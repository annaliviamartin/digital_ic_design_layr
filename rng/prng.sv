==> flow/design.v <==
`timescale 1ns/1ps
module prng (
    input logic clk,
    output logic [255 : 0] random
);
localparam seed = 256'h1;
logic [255 : 0] lfsr = seed;
logic [0 : 0] feedback;
always_ff @(posedge clk) begin
    feedback = lfsr[255] ^ lfsr[9] ^ lfsr[4] ^ lfsr[1] ^ lfsr[0];
    lfsr = {lfsr[254 : 0], feedback};
    random = lfsr;
end
endmodule
=== Reports on prng ===
What the tools print for prng, step after step.
Lines are those of the file above, counted from 1.
Library cell names are shortened.
A cell with - has no value.

* Design top: prng
* Clock port: clk
* Standard-cell library: sky130hd
* Library corner: tt_025C_1v80

=== Word level ===
Source: Yosys, flattened and elaborated, memories not mapped. Widths are those after wreduce; folded enables and synchronous resets count as part of the registers. Registers that Yosys merges into a memory's read port (data or address) are not register bits. Print and check cells do not count.

* Flip-flop bits (word level): 512
* Input port bits: 1
* Output and inout port bits: 256
* Elaborated cells: 6

* Bitwise operators: 4

{| class="wikitable"
|+ Operator list
! cell !! count
|-
| 1-bit XOR || 4
|}

=== Longest topological paths ===
Longest topological path by Yosys (ltp), each cell counted once; first at word level (registers and memories cut), then after technology mapping (sequential cells cut; the memories' decode and read muxes count).

* Depth in word-level cells: 4
* ABC_AREA: 0
* Mapped depth: 2

=== Mapped cells and area ===
Yosys stat after the flow's synthesis: flattened, memories mapped to cells. It holds for the ABC_AREA given above (unset counts as 0); a run with the other value may have another netlist.
The area totals of this step are shown rounded.

{| class="wikitable"
|+ Cells by type
! cell !! count !! total area (sq um)
|-
| dfxtp_1 || 512 || 1.02E+04
|-
| xnor3_1 || 1 || 22.522
|-
| xnor2_1 || 1 || 8.758
|-
| xor2_1 || 1 || 8.758
|}

* Cell count: 515
* Chip area (Yosys): 10,300 sq um
* Area of sequential cells: 10,200 sq um
* Mapped flip-flops: 512
* Buffers: 0

=== Path before layout ===
Source: OpenSTA report_checks on the synthesized netlist (no wires, ideal clock, input and output delay 20% of the period each), path of least setup slack; recovery checks are left aside. Register names are those of the netlist, which keeps one name where synthesis merged equal registers.

* Kind: flip-flop to flip-flop
* Start: register lfsr[1]
* End: register lfsr[0]
* Period: 1.04 ns
* Data arrival time: 0.831 ns
* Data required time: 0.915 ns
* Slack: 0.084 ns
* Delay of the path: 0.956 ns
* Stages on the path: 3
* Buffers on the path: 0
* Synthesis period reached: 0.956 ns

"delay of the path" = arrival - input delay + setup time.
"stages on the path": output pins that drive a net of the path, with the launching flip-flop's if there is one; two outputs of one cell count as two.
"synthesis period reached" is the clock period less the worst setup slack; recovery checks do not enter. This is arithmetic on one report: input and output delays are still those of the set period (20% each).
The rows between start and end are the longest chain of elaborated cells between them; the timing report does not say that the signal goes this way. Where chains are equally long, one stands for them.
A line is the first line of the expression or statement that the cell stems from. Yosys adds cells for indexed reads and writes and turns some case tables into memories.

* Cells stage by stage: dfxtp_1 -> xnor3_1 -> xnor2_1
* Length of the longest elaborated chain: 2
* Elaborated cells on any way between the ends: 2
* Those cells by class: logic (2)

{| class="wikitable"
|+ RTL lines, path post-synthesis
! element !! line !! text
|-
| start, declared || 7 || <nowiki>logic [255 : 0] lfsr = seed;</nowiki>
|-
| start, assigned || 11 || <nowiki>lfsr = {lfsr[254 : 0], feedback};</nowiki>
|-
| 1-bit XOR x2 || 10 || <nowiki>feedback = lfsr[255] ^ lfsr[9] ^ lfsr[4] ^ lfsr[1] ^ lfsr[0];</nowiki>
|-
| end, assigned || 11 ||
|-
| end, declared || 7 ||
|}

=== Worst path after layout ===
Path of least setup slack in the final report of run A (OpenROAD, finished layout, wires in). Where an end is a register, its clock arrival counts in the times.

* Kind: flip-flop to output port
* Start: register random[180]
* End: output port random[180]
* Period: 0.839 ns
* Data arrival time: 0.97 ns
* Data required time: 0.67 ns
* Slack: -0.30 ns
* Stages on the path: 2
* Buffers on the path: 1

* Cells stage by stage: dfxtp_2 -> buf_6
* Length of the longest elaborated chain: 0
* Elaborated cells on any way between the ends: 0

{| class="wikitable"
|+ RTL lines, path post-layout
! element !! line !! text
|-
| start, declared || 4 || <nowiki>output logic [255 : 0] random</nowiki>
|-
| start, assigned || 12 || <nowiki>random = lfsr;</nowiki>
|-
| end, declared || 4 ||
|}

==> runs of prng <==
Design prng on sky130hd. What follows are 2 stored runs of the flow, each under its own settings; their order means nothing. The constraints put input and output delay at 20% of the set period each and load the outputs with 0.01 pF.
"period reached" = clock period - worst setup slack. The figure is calculated, with input and output delays left at 20% of the set period.
"worst setup path time" is the time allowed to the run's worst setup path (the clock period less input and output delay, where it has them) less its slack. Clock arrival times count: a late capture clock shortens it, a late launch clock lengthens it.
"power consumption" is the tool's figure for a default switching activity; nothing was simulated.
Values from the reports are rounded here.

=== Run A ===
{| class="wikitable"
! Setting !! Value
|-
| period_ns || 0.839
|-
| CORE_UTILIZATION || 58
|-
| PLACE_DENSITY_LB_ADDON || 0.08
|-
| CELL_PAD_IN_SITES_GLOBAL_PLACEMENT || 0
|-
| CELL_PAD_IN_SITES_DETAIL_PLACEMENT || 0
|-
| TNS_END_PERCENT || 70
|-
| ABC_AREA || 0
|-
| GPL_TIMING_DRIVEN || 0
|-
| GPL_ROUTABILITY_DRIVEN || 1
|-
| CTS_CLUSTER_DIAMETER || 272
|-
| SLEW_MARGIN || 20
|-
| CAP_MARGIN || 20
|-
| CORE_MARGIN || 2
|-
! Result !! Value
|-
| Final worst hold slack || 0.340 ns
|-
| Period reached || 1.142 ns
|-
| Power consumption || 44,800 uW
|-
| Final setup TNS || -71.6 ns
|-
| Lowest setup slack || -0.303 ns
|-
| Area of the standard cells in the finished layout || 14,700 sq um
|-
| Cell area after synthesis || 10,300 sq um
|-
| Area of the die || 18,800 sq um
|-
| Final utilization || 84.9%
|-
| Worst setup path time || 0.97 ns
|-
| Kind of the worst setup path || flip-flop to output port
|}

=== Run B ===
{| class="wikitable"
! Setting !! Value
|-
| period_ns || 0.756
|-
| CORE_UTILIZATION || 42
|-
| SETUP_SLACK_MARGIN || 0.15
|-
| PLACE_DENSITY_LB_ADDON || 0.07
|-
| CORE_ASPECT_RATIO || 0.82
|-
| CELL_PAD_IN_SITES_GLOBAL_PLACEMENT || 2
|-
| CTS_CLUSTER_SIZE || 59
|-
| CAP_MARGIN || 20
|-
| CORE_MARGIN || 2
|-
| SLEW_MARGIN || 20
|-
! Result !! Value
|-
| Area of the die || 25,800 sq um
|-
| Worst setup path time || 0.99 ns
|-
| Kind of the worst setup path || flip-flop to output port
|-
| Final setup TNS || -89.9 ns
|-
| Lowest setup slack || -0.381 ns
|-
| Power consumption || 48,900 uW
|-
| Final worst hold slack || 0.338 ns
|-
| Period reached || 1.137 ns
|-
| Area of the standard cells in the finished layout || 14,700 sq um
|-
| Final utilization || 61.5%
|-
| Cell area after synthesis || 10,300 sq um
|}
