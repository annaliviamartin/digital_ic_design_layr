==> flow/design.v <==
module ascon_permutation (
    input logic clk,
    input logic permutation_start,
    input logic [319:0] state_in,
    output logic [319:0] state_out,
    output logic permutation_done
);
function [63:0] round_constant;
    input integer index;
    begin
        case (index)
            0: round_constant = 64'h000000000000003c;
            1: round_constant = 64'h000000000000002d;
            2: round_constant = 64'h000000000000001e;
            3: round_constant = 64'h000000000000000f;
            4: round_constant = 64'h00000000000000f0;
            5: round_constant = 64'h00000000000000e1;
            6: round_constant = 64'h00000000000000d2;
            7: round_constant = 64'h00000000000000c3;
            8: round_constant = 64'h00000000000000b4;
            9: round_constant = 64'h00000000000000a5;
            10: round_constant = 64'h0000000000000096;
            11: round_constant = 64'h0000000000000087;
            default: round_constant = 64'h0000000000000000;
        endcase
    end
endfunction
function [63:0] rot;
    input [63:0] x;     
    input [5:0] n;      
    begin
        rot = (x >> n) | (x << (64 - n));   
    end
endfunction
logic [3:0] round;
logic [63:0] s0, s1, s2, s3, s4;  
logic [63:0] s0_next, s1_next, s2_next, s3_next, s4_next;
logic [63:0] T[4:0];
always @(posedge clk) begin
    if (permutation_start && !permutation_done) begin
        s2 = s2 ^ round_constant(round);
        s0_next = s0 ^ s4;
        s4_next = s4 ^ s3;
        s2_next = s2 ^ s1;
        T[0] = (s0_next ^ 64'hFFFFFFFFFFFFFFFF) & s1;
        T[1] = (s1 ^ 64'hFFFFFFFFFFFFFFFF) & s2_next;
        T[2] = (s2_next ^ 64'hFFFFFFFFFFFFFFFF) & s3;
        T[3] = (s3 ^ 64'hFFFFFFFFFFFFFFFF) & s4_next;
        T[4] = (s4_next ^ 64'hFFFFFFFFFFFFFFFF) & s0_next;
        s0_next = s0_next ^ T[1];
        s1_next = s1 ^ T[2];
        s2_next = s2_next ^ T[3];
        s3_next = s3 ^ T[4];
        s4_next = s4_next ^ T[0];
        s1_next = s1_next ^ s0_next;
        s0_next = s0_next ^ s4_next;
        s3_next = s3_next ^ s2_next;
        s2_next = s2_next ^ 64'hFFFFFFFFFFFFFFFF;
        s0_next = s0_next ^ rot(s0_next, 19) ^ rot(s0_next, 28);
        s1_next = s1_next ^ rot(s1_next, 61) ^ rot(s1_next, 39);
        s2_next = s2_next ^ rot(s2_next, 1) ^ rot(s2_next, 6);
        s3_next = s3_next ^ rot(s3_next, 10) ^ rot(s3_next, 17);
        s4_next = s4_next ^ rot(s4_next, 7) ^ rot(s4_next, 41);
        s0 = s0_next;
        s1 = s1_next;
        s2 = s2_next;
        s3 = s3_next;
        s4 = s4_next;
        if (round == 11) begin  
            state_out = {s0_next, s1_next, s2_next, s3_next, s4_next};
            permutation_done <= 1;
        end else begin
            round <= round + 1;
        end
    end else if (!permutation_start) begin
        round <= 0;
        permutation_done <= 0;
        state_out <= 0;
        s0 <= state_in[319:256];
        s1 <= state_in[255:192];
        s2 <= state_in[191:128];
        s3 <= state_in[127:64];
        s4 <= state_in[63:0];
    end
end
endmodule
module ascon_state_machine ( 
    input logic clk,
    input logic rst_n,
    input logic msg_start,
    input logic msg_last,
    input logic permutation_done,
    input logic absorb_done,
    output reg [2:0] current_state,
    output reg hash_ready,
    output reg [2:0] squeeze_counter
);
localparam INIT = 3'b000;
localparam IDLE = 3'b001;
localparam ABSORB = 3'b010;
localparam PERMUTE = 3'b011;
localparam SQUEEZE = 3'b100;
always @(posedge clk or negedge rst_n) begin
    if (!rst_n) begin
        current_state <= INIT;
        squeeze_counter <= 2'd0;
        hash_ready <= 1'b0;
    end else begin
        case (current_state)
            INIT: begin  
                current_state <= PERMUTE;
                squeeze_counter <= 2'd0;
                hash_ready <= 1'b0;
            end
            IDLE: begin
                if (msg_start == 1'b1) begin
                    current_state <= ABSORB;
                end else begin
                    current_state <= IDLE;
                end
            end
            ABSORB: begin  
                if(msg_start == 1'b1 && absorb_done == 1'b1)
                    current_state <= PERMUTE;
                else if(msg_start == 1)
                    current_state <= ABSORB;
                else
                    current_state <= IDLE;
            end
            PERMUTE: begin  
                if(msg_last == 1'b0 && permutation_done) begin
                    current_state <= IDLE;
                end else if(msg_last == 1'b1 && permutation_done) begin  
                    current_state <= SQUEEZE;
                end else begin
                end
            end
            SQUEEZE: begin  
                if (squeeze_counter == 3) begin
                    current_state <= IDLE;
                    hash_ready = 1'b1;
                end else begin
                    current_state <= PERMUTE;
                    squeeze_counter <= squeeze_counter + 1;
                end if(hash_ready == 1'b1)
                        squeeze_counter <= 2'd0;
            end
            default: begin
                current_state <= IDLE;
            end
        endcase
    end
end
endmodule
module ascon_statmachine_top (
    input logic clk,
    input logic rst_n,
    input logic [63:0] msg_in,
    input logic msg_start,
    input logic msg_last,
    output logic [0:255] hash_out,
    output wire hash_ready
);
logic [319:0] state_in;
wire [319:0] state_out;
wire [2:0] current_state;  
wire [319:0] permutation_out;
wire [2:0] squeeze_counter;
logic permutation_done;
logic absorb_done;
logic msg_start_prev;
logic msg_start_short;
logic [1:0] pulse_counter;
localparam INIT = 3'b000;
localparam IDLE = 3'b001;
localparam ABSORB = 3'b010;
localparam PERMUTE = 3'b011;
localparam SQUEEZE = 3'b100;
localparam [63:0] IV = 64'h0000080100cc0002;
reg [319:0] state_reg;
ascon_state_machine state_machine (
    .clk(clk),
    .rst_n(rst_n),
    .msg_start(msg_start_short),  
    .msg_last(msg_last),
    .permutation_done(permutation_done),
    .absorb_done(absorb_done),
    .current_state(current_state),
    .hash_ready(hash_ready),
    .squeeze_counter(squeeze_counter)
);
ascon_permutation ascon_permutation (
    .clk(clk),
    .state_in(state_reg),  
    .permutation_start(current_state == PERMUTE),  
    .state_out(permutation_out),
    .permutation_done(permutation_done)
);
always @(posedge clk) begin
    if (!rst_n) begin
        state_reg <= {IV, 256'b0};     
    end else begin
        case (current_state)
            INIT: state_reg <= {IV, 256'b0};  
            IDLE: begin 
                state_in = state_reg;  
                absorb_done <= 0;
            end
            ABSORB: begin
                    if(absorb_done == 0)
                        state_reg <= {state_reg[319:256] ^ msg_in, state_reg[255:0]};  
                        absorb_done <= 1;
                    if(absorb_done == 1) begin
                        absorb_done <= 0;
                        end
                    end 
            PERMUTE: begin   
                    if (permutation_done)
                        state_reg <= permutation_out;  
                    end
            SQUEEZE: begin
                case (squeeze_counter)
                    0: hash_out[192:255] <= state_reg[319:256];  
                    1: hash_out[128:191] <= state_reg[319:256];  
                    2: hash_out[64:127] <= state_reg[319:256];  
                    3: hash_out[0:63] <= state_reg[319:256];  
                    default: hash_out = hash_out;  
                endcase
            end
            default: state_in = state_reg;  
        endcase
    end
end
always @(posedge clk or negedge rst_n) begin
    if (!rst_n) begin
        msg_start_prev <= 0;
        msg_start_short <= 0;
        pulse_counter <= 0;
    end else begin
        msg_start_prev <= msg_start;
        if (msg_start && !msg_start_prev) begin
            msg_start_short <= 1;
            pulse_counter <= 2'd2;
        end else if (pulse_counter > 0) begin
            pulse_counter <= pulse_counter - 1;
        end else begin
            msg_start_short <= 0;
        end
    end
end
endmodule
# Reports on ascon_statmachine_top
# The steps from the RTL of ascon_statmachine_top to its reports follow in flow order.
# Lines are those of the file above, counted from 1.
# A cell with -- has no value.
dict set report design {
  top_module {ascon_statmachine_top}
  clk_port {clk}
  cell_library {sky130hd}
  corner {tt_025C_1v80}
}

# Elaborated design
# Yosys after proc, flatten, opt, wreduce and memory -nomap, before mapping. Print and check cells are not counted. Equal cells are merged and count once.
# Memory sizes are those after Yosys's memory passes, which may raise the word count (mostly to a power of two), join words into wider ones and drop unused or constant bits.
dict set report word_totals {
  register_bits 1233
  mem_bits_ro 128
  clocked_rd_ports_x_width 8
  memories 1
  in_bits 68
  wordCells 154
}
# memory size word_bits read_ports wr line_no
set memory_table {}
lappend memory_table {{(no name shown)} 16 8 1 0 11} ;# case (index)
dict set report classes {
  n_addsub 3
  n_cmp 1
  n_eq 16
  n_mux 42
  n_logic 46
  reduce_logical 24
}
# operator n
set op_table {}
lappend op_table {{320-bit 2-to-1 mux} 5}
lappend op_table {{64-bit bitwise XOR} 23}
lappend op_table {{320-bit parallel mux with 3-bit select} 1}
lappend op_table {{64-bit 2-to-1 mux} 11}
lappend op_table {{64-bit inverter} 6}
lappend op_table {{64-bit bitwise AND} 5}
lappend op_table {{23-bit by 64-bit bitwise OR with 64-bit output} 1}
lappend op_table {{25-bit by 64-bit bitwise OR with 64-bit output} 1}
lappend op_table {{3-bit by 64-bit bitwise OR with 64-bit output} 1}
lappend op_table {{36-bit by 64-bit bitwise OR with 64-bit output} 1}
lappend op_table {{45-bit by 64-bit bitwise OR with 64-bit output} 1}
lappend op_table {{47-bit by 64-bit bitwise OR with 64-bit output} 1}
lappend op_table {{54-bit by 64-bit bitwise OR with 64-bit output} 1}
lappend op_table {{57-bit by 64-bit bitwise OR with 64-bit output} 1}
lappend op_table {{58-bit by 64-bit bitwise OR with 64-bit output} 1}
lappend op_table {{63-bit by 64-bit bitwise OR with 64-bit output} 1}
lappend op_table {{3-bit AND reduction} 6}
lappend op_table {{4-bit 2-to-1 mux} 4}
lappend op_table {{3-bit parallel mux with 5-bit select} 1}
lappend op_table {{3-bit 2-to-1 mux} 5}
lappend op_table {{3-bit by 2-bit == test with 1-bit output with constant B} 4}
lappend op_table {{2-bit != test with constant B} 4}
lappend op_table {{2-bit AND reduction} 4}
lappend op_table {{2-bit nonzero test} 4}
lappend op_table {{2-bit 2-to-1 mux} 4}
lappend op_table {{1-bit 2-to-1 mux} 8}
lappend op_table {{3-bit by 1-bit == test with 1-bit output with constant B} 2}
lappend op_table {{3-bit logical NOT} 2}
# Not listed: further kinds 15, cells in them 23.

# Logic depth
# Longest topological path by Yosys (ltp), each cell counted once; first at word level (registers and memories cut), then after technology mapping (sequential cells cut; the memories' decode and read muxes count).
dict set report logic_depth {
  ltp_word 14
  abc_area 1
  depth_mapped 15
}

# After synthesis
# The flow's flattened synthesis, as Yosys stat reports it; memories are mapped. The netlist is that of the ABC_AREA named above (0 if unset); the other value can give another one.
# Totals and module areas in this step are rounded.
# cell_type n area_total_um2
set by_type {}
lappend by_type {sky130_fd_sc_hd__edfxtp_1 902 2.71E+04}
lappend by_type {sky130_fd_sc_hd__nand2_1 3510 1.32E+04}
lappend by_type {sky130_fd_sc_hd__dfxtp_1 328 6.57E+03}
lappend by_type {sky130_fd_sc_hd__nand3_1 837 4.19E+03}
lappend by_type {sky130_fd_sc_hd__inv_1 909 3.41E+03}
lappend by_type {sky130_fd_sc_hd__xor2_1 218 1.91E+03}
lappend by_type {sky130_fd_sc_hd__ha_1 135 1689.12}
lappend by_type {sky130_fd_sc_hd__a21oi_1 279 1.4E+03}
lappend by_type {sky130_fd_sc_hd__xnor2_1 122 1.07E+03}
lappend by_type {sky130_fd_sc_hd__o21ai_0 184 920.883}
lappend by_type {sky130_fd_sc_hd__nor2_1 198 743.213}
lappend by_type {sky130_fd_sc_hd__nand4_1 95 594.32}
lappend by_type {sky130_fd_sc_hd__xnor2_2 36 585.562}
lappend by_type {sky130_fd_sc_hd__buf_2 98 490.47}
lappend by_type {sky130_fd_sc_hd__a21boi_2 27 304.042}
lappend by_type {sky130_fd_sc_hd__dfrtp_1 12 300.288}
lappend by_type {sky130_fd_sc_hd__buf_4 28 210.202}
lappend by_type {sky130_fd_sc_hd__clkbuf_1 52 195.187}
# Not listed: further types 24, cells in them 127.
dict set report synth_totals {
  mapped_cells 8097
  yosys_area_um2 65800
  seqArea_um2 34000
  flip_flops 1243
  buffers 192
}

# Timing after synthesis
# OpenSTA on the mapped netlist: ideal clock, no wires. The path of least setup slack (recovery checks aside). Input and output delay are each 20% of the period. Register names are those of the netlist, which keeps one name where synthesis merged equal registers.
dict set report synth_path {
  path_kind {input to register}
  from {input rst_n}
  to {register hash_out[100]}
  period_ns 52.1
  input_delay_ns 10.420
  setup_ns 0.486
  t_first_pin_ns 10.420
  t_arrival_ns 13.485
  required_ns 51.614
  slack_ns 38.128
  path_delay_ns 3.551
  path_stages 3
  synth_period_reached_ns 13.972
}
# "path_delay_ns" = arrival - input delay + setup time.
# "path_stages": output pins that drive a net of the path, with the launching flip-flop's if there is one; two outputs of one cell count as two.
# "synth_period_reached_ns" = period - worst setup slack (recovery checks aside). The figure is calculated, with input and output delays left at 20% of the set period.
# Between the ends stands the longest chain of elaborated cells between them, by number of cells; it is not shown to be the way that was timed. Of several equally long chains one is given.
# A line is the first line of the expression or statement that the cell stems from. Yosys adds cells for indexed reads and writes and turns some case tables into memories.
dict set report synth_between {
  cell_sequence {sky130_fd_sc_hd__clkbuf_1 > sky130_fd_sc_hd__nand3_1 > sky130_fd_sc_hd__nor2_1}
  elab_chain_len 1
}
# element line_no
set synth_rtl {}
lappend synth_rtl {{from (decl)} 157} ;# input logic rst_n,
lappend synth_rtl {{3-bit AND reduction} --}
lappend synth_rtl {{to (assign)} 225} ;# 2: hash_out[64:127] <= state_reg[319:256];
lappend synth_rtl {{to (assign)} 227} ;# default: hash_out = hash_out;
lappend synth_rtl {{to (decl)} 161} ;# output logic [0:255] hash_out,

# Path in the finished layout
# Path of least setup slack in the final report of flow run A (OpenROAD, finished layout, wires in). Where an end is a register, its clock arrival counts in the times.
dict set report layout_path {
  path_kind {input to register}
  from {input rst_n}
  to {register hash_out[83]}
  period_ns 32.1
  input_delay_ns 6.42
  setup_ns 0.37
  t_first_pin_ns 6.42
  t_arrival_ns 9.04
  required_ns 32.52
  slack_ns 23.47
  path_stages 5
}
# Between the ends stands the longest chain of elaborated cells between them, by number of cells; it is not shown to be the way that was timed. Of several equally long chains one is given.
dict set report layout_between {
  cell_sequence {sky130_fd_sc_hd__buf_2 > sky130_fd_sc_hd__buf_4 > sky130_fd_sc_hd__nand3_1 > sky130_fd_sc_hd__nor2_4 > sky130_fd_sc_hd__buf_4}
  elab_chain_len 1
}
# element line_no
set layout_rtl {}
lappend layout_rtl {{from (decl)} 157} ;# input logic rst_n,
lappend layout_rtl {{3-bit AND reduction} --}
lappend layout_rtl {{to (assign)} 225} ;# 2: hash_out[64:127] <= state_reg[319:256];
lappend layout_rtl {{to (assign)} 227} ;# default: hash_out = hash_out;
lappend layout_rtl {{to (decl)} 161} ;# output logic [0:255] hash_out,

Flow measurements of ascon_statmachine_top on sky130hd: 2 stored runs with different settings, listed in no order. Input and output delays are each 20% of the period that was set; the output load is 0.01 pF.
"achievedPeriod_ns" = clock period - worst setup slack. The figure is calculated, with input and output delays left at 20% of the set period.
By "worst_path_time_ns" is meant the share of the clock period that the worst setup path is allowed (20% is reserved at inputs, 20% at outputs), minus its slack. Clock arrival times at its registers enter into it.
The measured numbers are rounded.

[flow] flow run A: files
==> flow/run.sh <==
#!/bin/bash
# the make line also repeats the synthesis and layout settings of config.mk as NAME=value (left out here)
make -C /OpenROAD-flow-scripts/flow DESIGN_CONFIG=/design/flow/config.mk WORK_HOME=/design/flow/orfs CLKGATE_MAP_FILE= finish
==> flow/config.mk <==
export PLATFORM = sky130hd
export DESIGN_NAME = ascon_statmachine_top
export DESIGN_NICKNAME = ascon_statmachine_top
export VERILOG_FILES = /design/flow/design.v
export SDC_FILE = /design/flow/constraint.sdc
export NUM_CORES = 4
export LEC_CHECK = 0
export ABC_AREA = 1
export CAP_MARGIN = 0
export CORE_MARGIN = 2
export CORE_UTILIZATION = 56
export CTS_CLUSTER_SIZE = 40
export GPL_ROUTABILITY_DRIVEN = 1
export GPL_TIMING_DRIVEN = 1
export MIN_ROUTING_LAYER = met1
export PLACE_DENSITY_LB_ADDON = 0.21
export SETUP_SLACK_MARGIN = 2.25
export SLEW_MARGIN = 30
==> flow/constraint.sdc <==
create_clock -name core_clock -period 32.1 [get_ports {clk}]
set_input_delay 6.4200 -clock core_clock [delete_from_list [all_inputs] [get_ports {clk}]]
set_output_delay 6.4200 -clock core_clock [all_outputs]
set_load 0.01 [all_outputs]

[flow] flow run A: metrics
[metrics] fin_hold_ws_ns = 0.460
[metrics] final_die_area_um2 = 120000
[metrics] post_route_stdcell_area_um2 = 75100
[metrics] synth_area_um2 = 65800
[metrics] achievedPeriod_ns = 8.627
[metrics] fin_ws_ns = 23.5
[metrics] worst_path_time_ns = 2.21
[metrics] critical_path_type = input to register
[metrics] total_negative_slack_ns = 0.000
[metrics] utilization_pct = 64.6

[flow] flow run B: files
==> flow/run.sh <==
#!/bin/bash
# the make line also repeats the synthesis and layout settings of config.mk as NAME=value (left out here)
make -C /OpenROAD-flow-scripts/flow DESIGN_CONFIG=/design/flow/config.mk WORK_HOME=/design/flow/orfs CLKGATE_MAP_FILE= finish
==> flow/config.mk <==
export PLATFORM = sky130hd
export DESIGN_NAME = ascon_statmachine_top
export DESIGN_NICKNAME = ascon_statmachine_top
export VERILOG_FILES = /design/flow/design.v
export SDC_FILE = /design/flow/constraint.sdc
export NUM_CORES = 4
export LEC_CHECK = 0
export CAP_MARGIN = 20
export CORE_MARGIN = 2
export CORE_UTILIZATION = 40
export SETUP_SLACK_MARGIN = 5.0
export SLEW_MARGIN = 20
==> flow/constraint.sdc <==
create_clock -name core_clock -period 25.3 [get_ports {clk}]
set_input_delay 5.0600 -clock core_clock [delete_from_list [all_inputs] [get_ports {clk}]]
set_output_delay 5.0600 -clock core_clock [all_outputs]
set_load 0.01 [all_outputs]

[flow] flow run B: metrics
[metrics] fin_hold_ws_ns = 0.499
[metrics] final_die_area_um2 = 158000
[metrics] post_route_stdcell_area_um2 = 72100
[metrics] synth_area_um2 = 62100
[metrics] achievedPeriod_ns = 6.820
[metrics] fin_ws_ns = 18.5
[metrics] worst_path_time_ns = 1.76
[metrics] critical_path_type = register to output
[metrics] total_negative_slack_ns = 0.000
[metrics] utilization_pct = 46.8
