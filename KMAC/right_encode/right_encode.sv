==> flow/design.v <==
`timescale 1ns/1ps
module kmac_right_pad (
    input  logic             clk,
    input  logic             rst_n,
    input  logic             start,
    input  logic [15:0]      bit_len,            
    input  logic [7:0]       enc8_0, enc8_1, enc8_2, enc8_3,
    output logic [63:0]      right_pad_out,
    output logic             done
);
    localparam int MAX_ZEROS = 17;   
    typedef enum logic [1:0] {IDLE, COMPUTE, DONE_STATE} state_t;
    state_t state, state_next;
    always_ff @(posedge clk or negedge rst_n) begin
        if (!rst_n) begin
            state <= IDLE;
        end else begin
            state <= state_next;
        end
    end
    always_comb begin
        state_next = state;
        done = 1'b0;
        unique case (state)
            IDLE: begin
                if (start) begin
                    state_next = COMPUTE;
                end
            end
            COMPUTE: begin
                state_next = DONE_STATE;
            end
            DONE_STATE: begin
                done = 1'b1;
                state_next = IDLE;
            end
            default: state_next = IDLE;
        endcase
    end
    logic [63:0] pad_data;
    always_comb begin
        pad_data = 64'b0;
        if (bit_len < 64) begin
            pad_data[bit_len] = 1'b1;   
        end
        pad_data[39:32] = enc8_0;    
        pad_data[47:40] = enc8_1;    
        pad_data[55:48] = enc8_2;    
        pad_data[63:56] = enc8_3;    
    end
    assign right_pad_out = pad_data;
endmodule
Reports on kmac_right_pad
Tool output for the design above, in the order of the flow.
Line numbers count from 1 in the design file above.
Operators: Yosys type, input widths -> output width; for muxes data width and select width s.
Cell names lack the library's common part.
{"block": "design", "top_module": "kmac_right_pad", "clock_port": "clk", "library": "sky130hd", "pvt_corner": "tt_025C_1v80"}

Elaborated design
Counts by Yosys on the flattened word-level netlist (proc, flatten, opt, wreduce; memories kept). Register bits leave out memories and registers merged into their read ports (data or address). Print and check cells are left out. Cells with the same type and inputs are merged into one.
{"block": "op_classes", "div": 0, "n_eq": 3, "multipliers": 0, "shifts": 1, "muxes": 4, "logic": 0, "n_addsub": 1, "cmp": 1, "reduce_logical": 1}
{"block": "op_table", "operator": "$shift 1x17->32 const A", "n": 1}
{"block": "op_table", "operator": "$mux 32", "n": 1}
{"block": "op_table", "operator": "$neg 16->17", "n": 1}
{"block": "op_table", "operator": "$lt 16x7->1 const B", "n": 1}
{"block": "op_table", "operator": "$pmux 2 s2", "n": 1}
{"block": "op_table", "operator": "$eq 2x1->1 const B", "n": 1}
{"block": "op_table", "operator": "$eq 2x2->1 const B", "n": 1}
{"block": "op_table", "operator": "$ne 2x2->1 const B", "n": 1}
{"block": "op_table", "operator": "$logic_not 2->1", "n": 1}
{"block": "op_table", "operator": "$mux 2", "n": 1}
{"block": "op_table", "operator": "$mux 1", "n": 1}
{"block": "word_totals", "latchBits": 0, "ramBits": 0, "memories": 0, "wordCells": 12, "clocked_rd_ports_x_width": 0, "ff_bits": 2, "inputBits": 51, "rom_bits": 0}

Logic depth
Yosys ltp: most cells in a row. Word level: on the elaborated netlist, between registers, memories and ports. Mapped: between sequential cells and ports; inverters and the memories' decode and read muxes count.
{"block": "logic_depth", "word_depth": 3, "abc_area": 0, "mapped_depth": 7, "mapped_depth_nobuf": 7}

Synthesis result
Source: synth_stat.txt of the flow (Yosys; design flattened, memories mapped). It holds for the ABC_AREA given above (unset counts as 0); a run with the other value may have another netlist.
{"block": "by_type", "cell_type": "buf_4", "n": 32, "area_total_um2": 240.23}
{"block": "by_type", "cell_type": "nor2_1", "n": 33, "area_total_um2": 123.869}
{"block": "by_type", "cell_type": "or3_4", "n": 6, "area_total_um2": 67.565}
{"block": "by_type", "cell_type": "dfrtp_1", "n": 2, "area_total_um2": 50.048}
{"block": "by_type", "cell_type": "buf_6", "n": 3, "area_total_um2": 33.782}
{"block": "by_type", "cell_type": "nand2_4", "n": 3, "area_total_um2": 33.782}
{"block": "by_type", "cell_type": "dfstp_2", "n": 1, "area_total_um2": 26.275}
{"block": "by_type", "cell_type": "or4_1", "n": 3, "area_total_um2": 22.522}
{"block": "by_type", "cell_type": "nor3_2", "n": 2, "area_total_um2": 20.019}
{"block": "by_type", "cell_type": "nor4_1", "n": 3, "area_total_um2": 18.768}
{"block": "by_type", "cell_type": "or3_1", "n": 3, "area_total_um2": 18.768}
{"block": "by_type", "cell_type": "xnor2_1", "n": 2, "area_total_um2": 17.517}
{"block": "by_type", "cell_type": "o41ai_2", "n": 1, "area_total_um2": 16.266}
{"block": "by_type", "cell_type": "a21o_1", "n": 2, "area_total_um2": 15.014}
{"block": "by_type", "cell_type": "a21oi_1", "n": 3, "area_total_um2": 15.014}
{"block": "by_type", "cell_type": "inv_1", "n": 4, "area_total_um2": 15.014}
{"block": "by_type", "cell_type": "nand3_1", "n": 3, "area_total_um2": 15.014}
{"block": "by_type", "cell_type": "nand3b_1", "n": 2, "area_total_um2": 15.014}
Not listed: further types 20, cells in them 27.
{"block": "mapped", "flip_flops": 3, "area_um2": 954.7, "seqArea_um2": 76.3, "cells": 135}

Path before layout
Source: OpenSTA report_checks on the synthesized netlist (no wires, ideal clock, input and output delay 20% of the period each), path of least setup slack; recovery checks are left aside. Register names are those of the netlist, which keeps one name where synthesis merged equal registers.
{"block": "synth_timing", "kind": "input to output", "startpoint": "input port bit_len[0]", "endpoint": "output port right_pad_out[29]", "slack_ns": 0.729, "arrival_time_ns": 2.311, "path_stages": 7, "delay_ns": 1.551, "t_required_ns": 3.040, "period_ns": 3.8, "t_first_pin_ns": 0.760, "out_delay_ns": 0.760, "period_less_setup_slack_ns": 3.071}
"delay_ns" is the arrival time less input delay plus setup time.
A path that ends at an output port has no setup time.
"path_stages" counts driving pins, that of a launching flip-flop among them; a cell with two outputs on the path counts twice.
"period_less_setup_slack_ns" = period - worst setup slack (recovery checks aside). The figure is calculated, with input and output delays left at 20% of the set period.
The rows between start and end are the longest chain of elaborated cells between them; the timing report does not say that the signal goes this way. Where chains are equally long, one stands for them.
Each line given opens the expression or statement behind the cell; cells for indexed reads and writes are added by Yosys, which also makes memories of some case tables.
{"block": "synth_via", "cell_sequence": "inv_1 ha_1 or4b_4 o21ai_1 and3b_4 nand2b_2 nor3_2", "elab_chain_cells": 3, "cone_cells": 4, "lines_between": 2, "cone_classes": "add/sub: 1; compare: 1; shift: 1; mux: 1"}
{"block": "synth_lines", "item": "start, declared", "line": 6, "text": "input  logic [15:0]      bit_len,"}
{"block": "synth_lines", "item": "$neg 16->17", "line": 44, "text": "pad_data[bit_len] = 1'b1;"}
{"block": "synth_lines", "item": "$shift 1x17->32", "line": 44}
{"block": "synth_lines", "item": "$mux 32", "line": 43, "text": "if (bit_len < 64) begin"}
{"block": "synth_lines", "item": "end, declared", "line": 8, "text": "output logic [63:0]      right_pad_out,"}

Path in the finished layout
Path of least setup slack in the final report of run A (OpenROAD, finished layout, wires in). Where an end is a register, its clock arrival counts in the times.
{"block": "layout_timing", "kind": "input to output", "startpoint": "input port bit_len[1]", "endpoint": "output port right_pad_out[26]", "t_first_pin_ns": 0.77, "slack_ns": 0.43, "out_delay_ns": 0.77, "arrival_time_ns": 2.64, "t_required_ns": 3.07, "path_stages": 11, "period_ns": 3.84}
The rows between start and end are the longest chain of elaborated cells between them; the timing report does not say that the signal goes this way. Where chains are equally long, one stands for them.
{"block": "layout_via", "cell_sequence": "buf_6 buf_6 inv_8 ha_4 or4b_4 or3_4 and3b_4 buf_6 nand2_8 nor2_1 buf_2", "elab_chain_cells": 3, "cone_cells": 4, "lines_between": 2, "cone_classes": "add/sub: 1; compare: 1; shift: 1; mux: 1"}
{"block": "layout_lines", "item": "start, declared", "line": 6, "text": "input  logic [15:0]      bit_len,"}
{"block": "layout_lines", "item": "$neg 16->17", "line": 44, "text": "pad_data[bit_len] = 1'b1;"}
{"block": "layout_lines", "item": "$shift 1x17->32", "line": 44}
{"block": "layout_lines", "item": "$mux 32", "line": 43, "text": "if (bit_len < 64) begin"}
{"block": "layout_lines", "item": "end, declared", "line": 8, "text": "output logic [63:0]      right_pad_out,"}

Below are 2 stored runs of the flow (Yosys, OpenROAD; platform sky130hd) on kmac_right_pad, each with its settings and what was measured, unordered. Constraints: input delay and output delay 20% of the set period each, output load 0.01 pF.
"clock_period_reached_ns" is the run's clock period less its worst setup slack. It is reckoned from that one timing run; input and output delays stay at 20% of the period that was set.
"worstPathTime_ns" = time allowed to the worst setup path (clock period - input delay - output delay, where it has them) - its slack; a late launch clock adds to it, a late capture clock takes from it.
"totalPower_mw" is the tool's figure for a default switching activity; nothing was simulated.

{"run": "run A", "settings": { "period_ns": 3.84, "CORE_UTILIZATION": 21, "SETUP_SLACK_MARGIN": 0.99, "PLACE_DENSITY_LB_ADDON": 0.28, "CORE_ASPECT_RATIO": 1.36, "CORE_MARGIN": 8, "CELL_PAD_IN_SITES_DETAIL_PLACEMENT": 2, "CTS_CLUSTER_SIZE": 81, "CTS_CLUSTER_DIAMETER": 151, "CAP_MARGIN": 40, "MIN_ROUTING_LAYER": "met2", "SLEW_MARGIN": 20 }, "results": { "final_setup_ws_ns": 0.429, "clock_period_reached_ns": 3.411, "tns_setup_ns": 0.000, "synth_area_um2": 954.7, "finalUtil_pct": 41.8, "worstPathTime_ns": 1.87, "critical_path_kind": "input to output", "total_die_area_um2": 6985.1, "totalPower_mw": 0.2440 }}
{"run": "run B", "settings": { "period_ns": 1.89, "CAP_MARGIN": 20, "CORE_MARGIN": 2, "CORE_UTILIZATION": 40, "SLEW_MARGIN": 20 }, "results": { "final_setup_ws_ns": -0.686, "clock_period_reached_ns": 2.576, "tns_setup_ns": -20.317, "synth_area_um2": 954.7, "finalUtil_pct": 79.2, "worstPathTime_ns": 1.82, "critical_path_kind": "input to output", "total_die_area_um2": 2793.7, "totalPower_mw": 0.4132 }}
